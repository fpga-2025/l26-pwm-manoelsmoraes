==> flow/design.v <==
module PWM (
    input wire clk,               
    input wire rst_n,             
    input wire [15:0] duty_cycle,  
    input wire [15:0] period,      
    output reg pwm_out             
);
    reg [15:0] counter;  
    always @(posedge clk or negedge rst_n) begin
        if (!rst_n) begin
            counter  <= 0;
            pwm_out  <= 0;
        end else begin
            if (counter < period - 1)
                counter <= counter + 1;
            else
                counter <= 0;  
            if (counter < duty_cycle)
                pwm_out <= 1;  
            else
                pwm_out <= 0;  
        end
    end
endmodule
module PWM_Control #(
    parameter CLK_FREQ = 25_000_000,   
    parameter PWM_FREQ = 1250          
)(
    input  wire clk,       
    input  wire rst_n,     
    output wire [7:0] leds  
);
    localparam integer PWM_PERIOD = CLK_FREQ / PWM_FREQ;
    localparam integer DUTY_MIN = 1;  
    localparam integer DUTY_MAX = (PWM_PERIOD * 70) / 100;  
    reg [15:0] duty_cycle;    
    reg [15:0] period;        
    reg        dir;           
    reg [24:0] time_counter;  
    wire pwm_signal;          
    PWM pwm_inst (
        .clk(clk),
        .rst_n(rst_n),
        .duty_cycle(duty_cycle),
        .period(period),
        .pwm_out(pwm_signal)
    );
    assign leds = {8{pwm_signal}};
    always @(posedge clk or negedge rst_n) begin
        if (!rst_n) begin
            duty_cycle   <= DUTY_MIN;
            period       <= PWM_PERIOD;
            dir          <= 0;  
            time_counter <= 0;
        end else begin
            time_counter <= time_counter + 1;
            if (time_counter >= (CLK_FREQ / 1000)) begin
                time_counter <= 0;  
                if (!dir) begin
                    if (duty_cycle < DUTY_MAX)
                        duty_cycle <= duty_cycle + 1;
                    else
                        dir <= 1;  
                end else begin
                    if (duty_cycle > DUTY_MIN)
                        duty_cycle <= duty_cycle - 1;
                    else
                        dir <= 0;  
                end
            end
        end
    end
endmodule
==> Step by step through the tools: PWM_Control <==
What the tools print for PWM_Control, step after step.
Line numbers count from 1 in the design file above.
Cell names lack the library's common part.
{ "design": {"design": "PWM_Control", "clk_port": "clk", "cell_library": "sky130hd", "pvt_corner": "tt_025C_1v80"} }

==> Word-level counts <==
Source: Yosys, flattened and elaborated, memories not mapped. Widths are those after wreduce. Registers that Yosys merges into a memory's read port (data or address) are not register bits. Print and check cells do not count. Equal cells are merged and count once.
{ "word_totals": {"word_cells": 26, "ff_bits": 59, "input_bits": 2, "out_inout_bits": 8} }
{ "classes": {"addsub": 4, "compare": 5, "n_mux": 9, "n_eq": 1, "reduce_and_logical": 2} }
{ "op_table": {"columns": ["op", "n"], "rows": [
  ["two-way mux 16 bit", 4],
  ["adder 16 x 1 -> 16 bit (second input constant)", 2],
  ["adder 25 x 1 -> 25 bit (second input constant)", 1],
  [">= comparator 25 x 15 -> 1 bit (second input constant)", 1],
  ["two-way mux 25 bit", 1],
  ["subtractor 16 x 1 -> 16 bit (second input constant)", 1],
  ["greater-than comparator 16 x 1 -> 1 bit (second input constant)", 1],
  ["less-than comparator 16 x 14 -> 1 bit (second input constant)", 1],
  ["less-than comparator 16 x 15 -> 1 bit (second input constant)", 1],
  ["less-than comparator 16 bit", 1],
  ["two-way mux 1 bit", 4],
  ["AND reduction 3 bit", 1],
  ["!= test 2 x 1 -> 1 bit (second input constant)", 1],
  ["nonzero test 2 bit", 1]
]} }

==> Logic depth <==
Yosys ltp: most cells in a row. Word level: on the elaborated netlist, between registers, memories and ports. Mapped: between sequential cells and ports; inverters and the memories' decode and read muxes count.
{ "depth": {"ltp_word": 3, "ABC_AREA": 0, "ltp_mapped": 9, "depth_no_buf": 8} }

==> Mapped cells and area <==
Yosys stat after the flow's synthesis: flattened, memories mapped to cells. It holds for the ABC_AREA given above (unset counts as 0); a run with the other value may have another netlist.
{ "synth_totals": {"ffs": 59, "cell_count": 343, "sequential_area_um2": 1477.7, "n_buf": 15, "yosys_area_um2": 3239.4} }
{ "by_type": {"columns": ["cell", "n", "type_area_um2"], "rows": [
  ["dfrtp_1", 58, 1.45E+03],
  ["ha_1", 21, 262.752],
  ["xnor2_1", 25, 218.96],
  ["nor2_1", 53, 198.941],
  ["xor2_1", 13, 113.859],
  ["inv_1", 24, 90.086],
  ["nand4_1", 14, 87.584],
  ["nand3_1", 16, 80.077],
  ["nor4_1", 11, 68.816],
  ["buf_4", 9, 67.565],
  ["a21oi_1", 13, 65.062],
  ["nand2_1", 17, 63.811],
  ["a21o_1", 6, 45.043],
  ["nor3_1", 8, 40.038],
  ["o21ai_0", 6, 30.029],
  ["dfstp_2", 1, 26.275],
  ["and3_1", 4, 25.024],
  ["or3_1", 4, 25.024]
]} }
Other cell types: 29; their cells: 40.
By module: a second synthesis without flattening, with its own total; a netlist apart from the flattened one above.
{ "unflattened": {"hier_cells": 432, "area_unflattened_um2": 4066.4} }
Rows give one instance, submodules left out.
{ "modules": {"columns": ["mod", "seq_area_um2", "n_cells", "n_inst", "area_um2"], "rows": [
  ["PWM_Control", 1052.3, 226, 1, 2272.2],
  ["PWM", 425.4, 206, 1, 1794.2]
]} }

==> Timing after synthesis <==
Source: OpenSTA report_checks on the synthesized netlist (no wires, ideal clock, input and output delay 20% of the period each), path of least setup slack; recovery checks are left aside. Register names are those of the netlist, which keeps one name where synthesis merged equal registers.
{ "synth_path": {"path_type": "register to register", "from": "register duty_cycle[4]", "to": "register duty_cycle[9]", "setup_slack_ps": 522, "driving_pins": 9, "launch_ps": 0, "period_ps": 2400, "required_ps": 2277, "arrival_ps": 1755, "n_path_buf": 2, "path_delay_ps": 1878, "setup_ps": 123, "period_less_setup_slack_ps": 1878} }
"path_delay_ps" = arrival - input delay + setup time.
"driving_pins": output pins that drive a net of the path, with the launching flip-flop's if there is one; two outputs of one cell count as two.
"period_less_setup_slack_ps" = period - worst setup slack (recovery checks aside). The figure is calculated, with input and output delays left at 20% of the set period.
Between the ends stands the longest chain of elaborated cells between them, by number of cells; it is not shown to be the way that was timed. Of several equally long chains one is given.
Each line given opens the expression or statement behind the cell; cells for indexed reads and writes are added by Yosys, which also makes memories of some case tables.
A register here has more assigning lines than the two given.
{ "synth_via": {"path_cell_list": "dfrtp_1 -> buf_2 -> or3_1 -> nand2b_1 -> o31a_1 -> o21ai_1 -> buf_4 -> nor2_1 -> xnor2_1", "elab_chain_cells": 3, "cells_between": 10, "cone_lines": 5, "cone_classes": "2 x add/sub; 2 x compare; 1 x eq/ne; 3 x mux; 2 x reduce/logical"} }
{ "synth_rtl": {"columns": ["item", "line", "text"], "rows": [
  ["start: declaration", 36, "reg [15:0] duty_cycle;"],
  ["start: assignment", 61, "duty_cycle <= duty_cycle + 1;"],
  ["start: assignment", 66, "duty_cycle <= duty_cycle - 1;"],
  ["adder 16 x 1 -> 16 bit", 61, null],
  ["two-way mux 16 bit", 60, "if (duty_cycle < DUTY_MAX)"],
  ["two-way mux 16 bit", 59, "if (!dir) begin"],
  ["end: assignment", 61, null],
  ["end: assignment", 66, null],
  ["end: declaration", 36, null]
]} }

Ticket comment

Module PWM_Control, platform sky130hd: 2 stored runs of the flow (Yosys, OpenROAD) with differing settings, in no particular order. Input and output delays are each 20% of the period that was set; the output load is 0.01 pF.

Entry A
==> flow/run.sh <==
#!/bin/bash
# the make line also repeats the synthesis and layout settings of config.mk as NAME=value (left out here)
make -C /OpenROAD-flow-scripts/flow DESIGN_CONFIG=/design/flow/config.mk WORK_HOME=/design/flow/orfs CLKGATE_MAP_FILE= finish
==> flow/config.mk <==
export PLATFORM = sky130hd
export DESIGN_NAME = PWM_Control
export DESIGN_NICKNAME = PWM_Control
export VERILOG_FILES = /design/flow/design.v
export SDC_FILE = /design/flow/constraint.sdc
export NUM_CORES = 4
export LEC_CHECK = 0
export CAP_MARGIN = 20
export CELL_PAD_IN_SITES_GLOBAL_PLACEMENT = 2
export CORE_MARGIN = 2
export CORE_UTILIZATION = 68
export GPL_TIMING_DRIVEN = 1
export HOLD_SLACK_MARGIN = 0.03
export PLACE_DENSITY_LB_ADDON = 0.22
export SLEW_MARGIN = 20
export TNS_END_PERCENT = 20
==> flow/constraint.sdc <==
create_clock -name core_clock -period 1.51 [get_ports {clk}]
set_input_delay 0.3020 -clock core_clock [delete_from_list [all_inputs] [get_ports {clk}]]
set_output_delay 0.3020 -clock core_clock [all_outputs]
set_load 0.01 [all_outputs]

==> results of entry A, as JSON <==
{
  "outcome": "unfinished; error FLW-0024 in placement"
}

Entry B
==> flow/run.sh <==
#!/bin/bash
# the make line also repeats the synthesis and layout settings of config.mk as NAME=value (left out here)
make -C /OpenROAD-flow-scripts/flow DESIGN_CONFIG=/design/flow/config.mk WORK_HOME=/design/flow/orfs CLKGATE_MAP_FILE= finish
==> flow/config.mk <==
export PLATFORM = sky130hd
export DESIGN_NAME = PWM_Control
export DESIGN_NICKNAME = PWM_Control
export VERILOG_FILES = /design/flow/design.v
export SDC_FILE = /design/flow/constraint.sdc
export NUM_CORES = 4
export LEC_CHECK = 0
export ABC_AREA = 1
export CAP_MARGIN = 20
export CELL_PAD_IN_SITES_DETAIL_PLACEMENT = 2
export CELL_PAD_IN_SITES_GLOBAL_PLACEMENT = 0
export CORE_MARGIN = 2
export CORE_UTILIZATION = 72
export GPL_TIMING_DRIVEN = 0
export MAX_ROUTING_LAYER = met4
export PLACE_DENSITY_LB_ADDON = 0.06
export SLEW_MARGIN = 10
export TNS_END_PERCENT = 35
==> flow/constraint.sdc <==
create_clock -name core_clock -period 3.66 [get_ports {clk}]
set_input_delay 0.7320 -clock core_clock [delete_from_list [all_inputs] [get_ports {clk}]]
set_output_delay 0.7320 -clock core_clock [all_outputs]
set_load 0.01 [all_outputs]

==> results of entry B, as JSON <==
{
  "outcome": "unfinished; error DPL-0033 in placement"
}
